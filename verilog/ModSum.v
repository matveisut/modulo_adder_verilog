==> flow/design.v <==
module Adder_8(
  input wire [7:0]a,
  input wire [7:0]b,
  output wire [7:0]out,
  output wire carry
);
assign {carry, out} = a + b;
endmodule
module Adder_9(
  input wire [8:0] a,
  input wire [8:0] b,
  input wire cin,  
  output wire [7:0] out,
  output wire carry10,
  output wire carry9
);
assign {carry10, carry9 ,out} = a + b + cin;
endmodule
module Reg16Bit (
    input wire [7:0] input_a,
    input wire [7:0] input_b,
    input wire clk,
    output reg [7:0] out_a,
    output reg [7:0] out_b
);
reg first_clk = 1'b1;
reg second_clk = 1'b0;
initial begin
    out_b <= 8'b00000000;
end
always @(posedge clk) begin
    if (first_clk) begin
      first_clk <= 1'b0;  
      second_clk <= 1'b1;
      out_b <= 8'b00000000;  
      out_a <= input_a[7:0];
    end else if (second_clk) begin    
      first_clk <= 1'b0;  
      second_clk <= 1'b0;
      out_b <= 8'b00000000;  
      out_a <= input_a[7:0];
    end else begin
        out_a <= input_a[7:0];  
        out_b <= input_b[7:0];  
    end
  end
endmodule
module Reg9Bit (
    input wire [8:0] data_in,
    input wire clk,
    output reg [7:0] data_out_8bit,  
    output reg data_out_1bit  
);
always @(posedge clk) begin
    data_out_8bit <= data_in[7:0];  
    data_out_1bit <= data_in[8];  
end
endmodule
module Multiplexer2to1 (
    input wire [7:0] input_from_sum,
    input wire [7:0] input_from_reg9,
    input wire control,
    output wire [7:0] out
);
assign out = (control) ? input_from_sum : input_from_reg9;
endmodule
module modulo_adder (
  input [7:0] input_a,
  input clk,
  input [7:0] P_reverse,
  output [7:0] mux_out
);
  wire [7:0] reg16_out_a;  
  wire [7:0] reg16_out_b;  
  wire [7:0] sum1_out;   
  wire sum1_carry;   
  wire [7:0] reg9_out_8;   
  wire reg9_out_carry;  
  wire [7:0] sum2_out;  
  wire sum2_out_carry;  
  Reg16Bit reg_16_bit (
      .input_a(input_a),
      .input_b(mux_out),
      .clk(clk),
      .out_a(reg16_out_a),
      .out_b(reg16_out_b)
  );
  Adder_8 adder_8(
      .a(reg16_out_a),
      .b(reg16_out_b),
      .out(sum1_out),
      .carry(sum1_carry)
  );
  Reg9Bit reg9Bit(
      .data_in({sum1_carry, sum1_out}),
      .clk(clk),
      .data_out_8bit(reg9_out_8),
      .data_out_1bit(reg9_out_carry)
  );
  Adder_9 Adder_9(
      .a({reg9_out_carry, reg9_out_8}),
      .b({1'b1, P_reverse}),
      .cin({1'b1}),
      .out(sum2_out),
      .carry10(sum2_out_carry)
  );
  Multiplexer2to1 Multiplexer2to1(
      .input_from_sum(sum2_out),
      .input_from_reg9(reg9_out_8),
      .control(sum2_out_carry),
      .out(mux_out)
  );
endmodule
# Reports on modulo_adder
# The steps from the RTL of modulo_adder to its reports follow in flow order.
# Lines are those of the file above, counted from 1.
# Operators carry their Yosys type and port widths (W data, S select, Z words).
# Library cell names are shortened.
# A cell with - has no value.
[design]
design = "modulo_adder"
clock = "clk"
library = "sky130hd"
lib_corner = "tt_025C_1v80"

# Elaborated design
# Source: Yosys, flattened and elaborated, memories not mapped. Widths are those after wreduce. Registers that Yosys merges into a memory's read port (data or address) are not register bits. Print and check cells do not count. Equal cells are merged and count once.
[bits]
ff_bits = 27
input_bits = 17
out_inout_bits = 8
[op_classes]
addsub = 3
mux = 1
reduce_and_logical = 1
[op_table]
columns = ["cell", "count"]
rows = [
  ["$add A10 B1 Y10 const B", 1],
  ["$add A9 B9 Y10", 1],
  ["$add A8 B8 Y9", 1],
  ["$mux W8", 1],
  ["$reduce_or A2 Y1", 1],
]

# Logic depth
# Longest topological path by Yosys (ltp), each cell counted once; first at word level (registers and memories cut), then after technology mapping (sequential cells cut; the memories' decode and read muxes count).
[logic_depth]
depth_word = 3
abc_area = 0
depth_mapped = 8

# Synthesis result
# Yosys stat after the flow's synthesis: flattened, memories mapped to cells. It holds for the ABC_AREA given above (unset counts as 0); a run with the other value may have another netlist.
# Totals and module areas in this step are rounded.
[mapped]
mapped_cells = 145
yosys_area_um2 = 1430
sequential_area_um2 = 541
ffs = 27
[by_type]
columns = ["cell_type", "count"]
rows = [
  ["dfxtp_1", 27],
  ["ha_1", 16],
  ["a21oi_1", 13],
  ["xnor2_1", 5],
  ["a211oi_4", 2],
  ["fa_1", 2],
  ["nand2_1", 10],
  ["nor2_1", 10],
  ["xor2_1", 4],
  ["nand3_1", 6],
  ["a211oi_1", 3],
  ["a21o_1", 3],
  ["o21a_1", 3],
  ["o21ai_0", 4],
  ["inv_1", 5],
  ["nand2b_1", 3],
  ["o211a_4", 1],
  ["o32ai_2", 1],
]
# Not listed: further types 22, cells in them 27.
# The figures by module come from a second, unflattened synthesis with its own total; it is not the netlist above.
[unflattened]
hier_cells = 139
hier_area_um2 = 1500
# Rows give one instance, submodules left out.
[modules]
columns = ["module", "instances", "cells", "area_um2"]
rows = [
  ["Reg16Bit", 1, 29, 487],
  ["Adder_9", 1, 49, 375],
  ["Adder_8", 1, 42, 324],
  ["Reg9Bit", 1, 9, 180],
  ["Multiplexer2to1", 1, 9, 131],
  ["modulo_adder", 1, 1, 3.8],
]

# Path before layout
# Path of least setup slack by OpenSTA after synthesis, without wires, with an ideal clock, recovery checks aside; 20% of the period is set as input and as output delay. Where synthesis merged equal registers, the netlist keeps one of their names.
[synth_timing]
path_type = "input to output"
from = "input port P_reverse[6]"
to = "output port mux_out[2]"
tclk_ps = 2970
in_delay_ps = 594
launch_ps = 594
arrival_ps = 1935
setup_slack_ps = 441
delay_ps = 1341
stages = 5
path_buffers = 0
synth_period_reached_ps = 2529
# "delay_ps" = arrival - input delay + setup time.
# A path that ends at an output port has no setup time.
# "stages": output pins that drive a net of the path, with the launching flip-flop's if there is one; two outputs of one cell count as two.
# "synth_period_reached_ps" is the clock period less the worst setup slack; recovery checks do not enter. This is arithmetic on one report: input and output delays are still those of the set period (20% each).
# Between the ends stands the longest chain of elaborated cells between them, by number of cells; it is not shown to be the way that was timed. Of several equally long chains one is given.
# Each line given opens the expression or statement behind the cell; cells for indexed reads and writes are added by Yosys, which also makes memories of some case tables.
[synth_via]
cell_sequence = "ha_1 > a21o_1 > a211o_2 > o21ai_0 > nand2_1"
elab_chain_cells = 3
cone_cells = 3
cone_lines = 2
classes_between = "2 x add/sub; 1 x mux"
[synth_rtl]
columns = ["item", "line_no", "rtl"]
rows = [
  ["start, declared", 70, "input [7:0] P_reverse,"],
  ["$add A9 B9 Y10", 17, "assign {carry10, carry9 ,out} = a + b + cin;"],
  ["$add A10 B1 Y10", 17, ""],
  ["$mux W8", 65, "assign out = (control) ? input_from_sum : input_from_reg9;"],
  ["end, declared", 71, "output [7:0] mux_out"],
]

# Worst path after layout
# From the final timing report of entry A: the path of least setup slack in the routed layout; clock arrival at registers is part of the times.
# The report prints the path's times to 10 ps; the period is as set.
[layout_timing]
path_type = "input to output"
from = "input port P_reverse[0]"
to = "output port mux_out[6]"
tclk_ps = 2760
in_delay_ps = 550
launch_ps = 550
arrival_ps = 2200
setup_slack_ps = 10
stages = 10
path_buffers = 2
# Between the ends stands the longest chain of elaborated cells between them, by number of cells; it is not shown to be the way that was timed. Of several equally long chains one is given.
[layout_via]
cell_sequence = "clkdlybuf4s15_1 > inv_2 > ha_4 > fa_2 > nor2b_2 > o31a_1 > mux2i_2 > o22ai_4 > nand2_1 > buf_2"
elab_chain_cells = 3
cone_cells = 3
cone_lines = 2
classes_between = "2 x add/sub; 1 x mux"
[layout_rtl]
columns = ["item", "line_no", "rtl"]
rows = [
  ["start, declared", 70, "input [7:0] P_reverse,"],
  ["$add A9 B9 Y10", 17, "assign {carry10, carry9 ,out} = a + b + cin;"],
  ["$add A10 B1 Y10", 17, ""],
  ["$mux W8", 65, "assign out = (control) ? input_from_sum : input_from_reg9;"],
  ["end, declared", 71, "output [7:0] mux_out"],
]

# Stored flow runs of modulo_adder (2 of them; Yosys, OpenROAD, sky130hd). They differ in their settings and are not a sequence. Constraints: input delay and output delay 20% of the set period each, output load 0.01 pF.
# "worst_setup_path_time_ps" means the part of the period allowed to the worst setup path (the constraints hold back 20% at inputs and 20% at outputs) less its slack; where the path has registers, the arrival times of their clocks count too.
# "worst_setup_path_time_ps" is given in steps of 10 ps.
# Values from the reports are rounded here.

[[run]]
name = "entry A"
[run.settings]
period_ns = 2.76
CAP_MARGIN = 20
CORE_MARGIN = 2
CORE_UTILIZATION = 40
SLEW_MARGIN = 20
[run.results]
yosys_chip_area_um2 = 1430
cell_area_final_um2 = 2320
post_route_util_pct = 68.4
worst_setup_path_time_ps = 1650
worst_setup_path_type = "input to output"
setup_tns_ps = 0
worstSetupSlack_ps = 9
die_footprint_um2 = 4080

[[run]]
name = "entry B"
[run.settings]
period_ns = 2.84
CORE_UTILIZATION = 52
SETUP_SLACK_MARGIN = 0.05
PLACE_DENSITY_LB_ADDON = 0.26
CORE_ASPECT_RATIO = 0.64
ABC_AREA = 0
CTS_CLUSTER_DIAMETER = 179
CAP_MARGIN = 35
CORE_MARGIN = 2
SLEW_MARGIN = 20
[run.results]
yosys_chip_area_um2 = 1430
cell_area_final_um2 = 2220
post_route_util_pct = 83.5
worst_setup_path_time_ps = 1650
worst_setup_path_type = "input to output"
setup_tns_ps = 0
worstSetupSlack_ps = 51
die_footprint_um2 = 3200
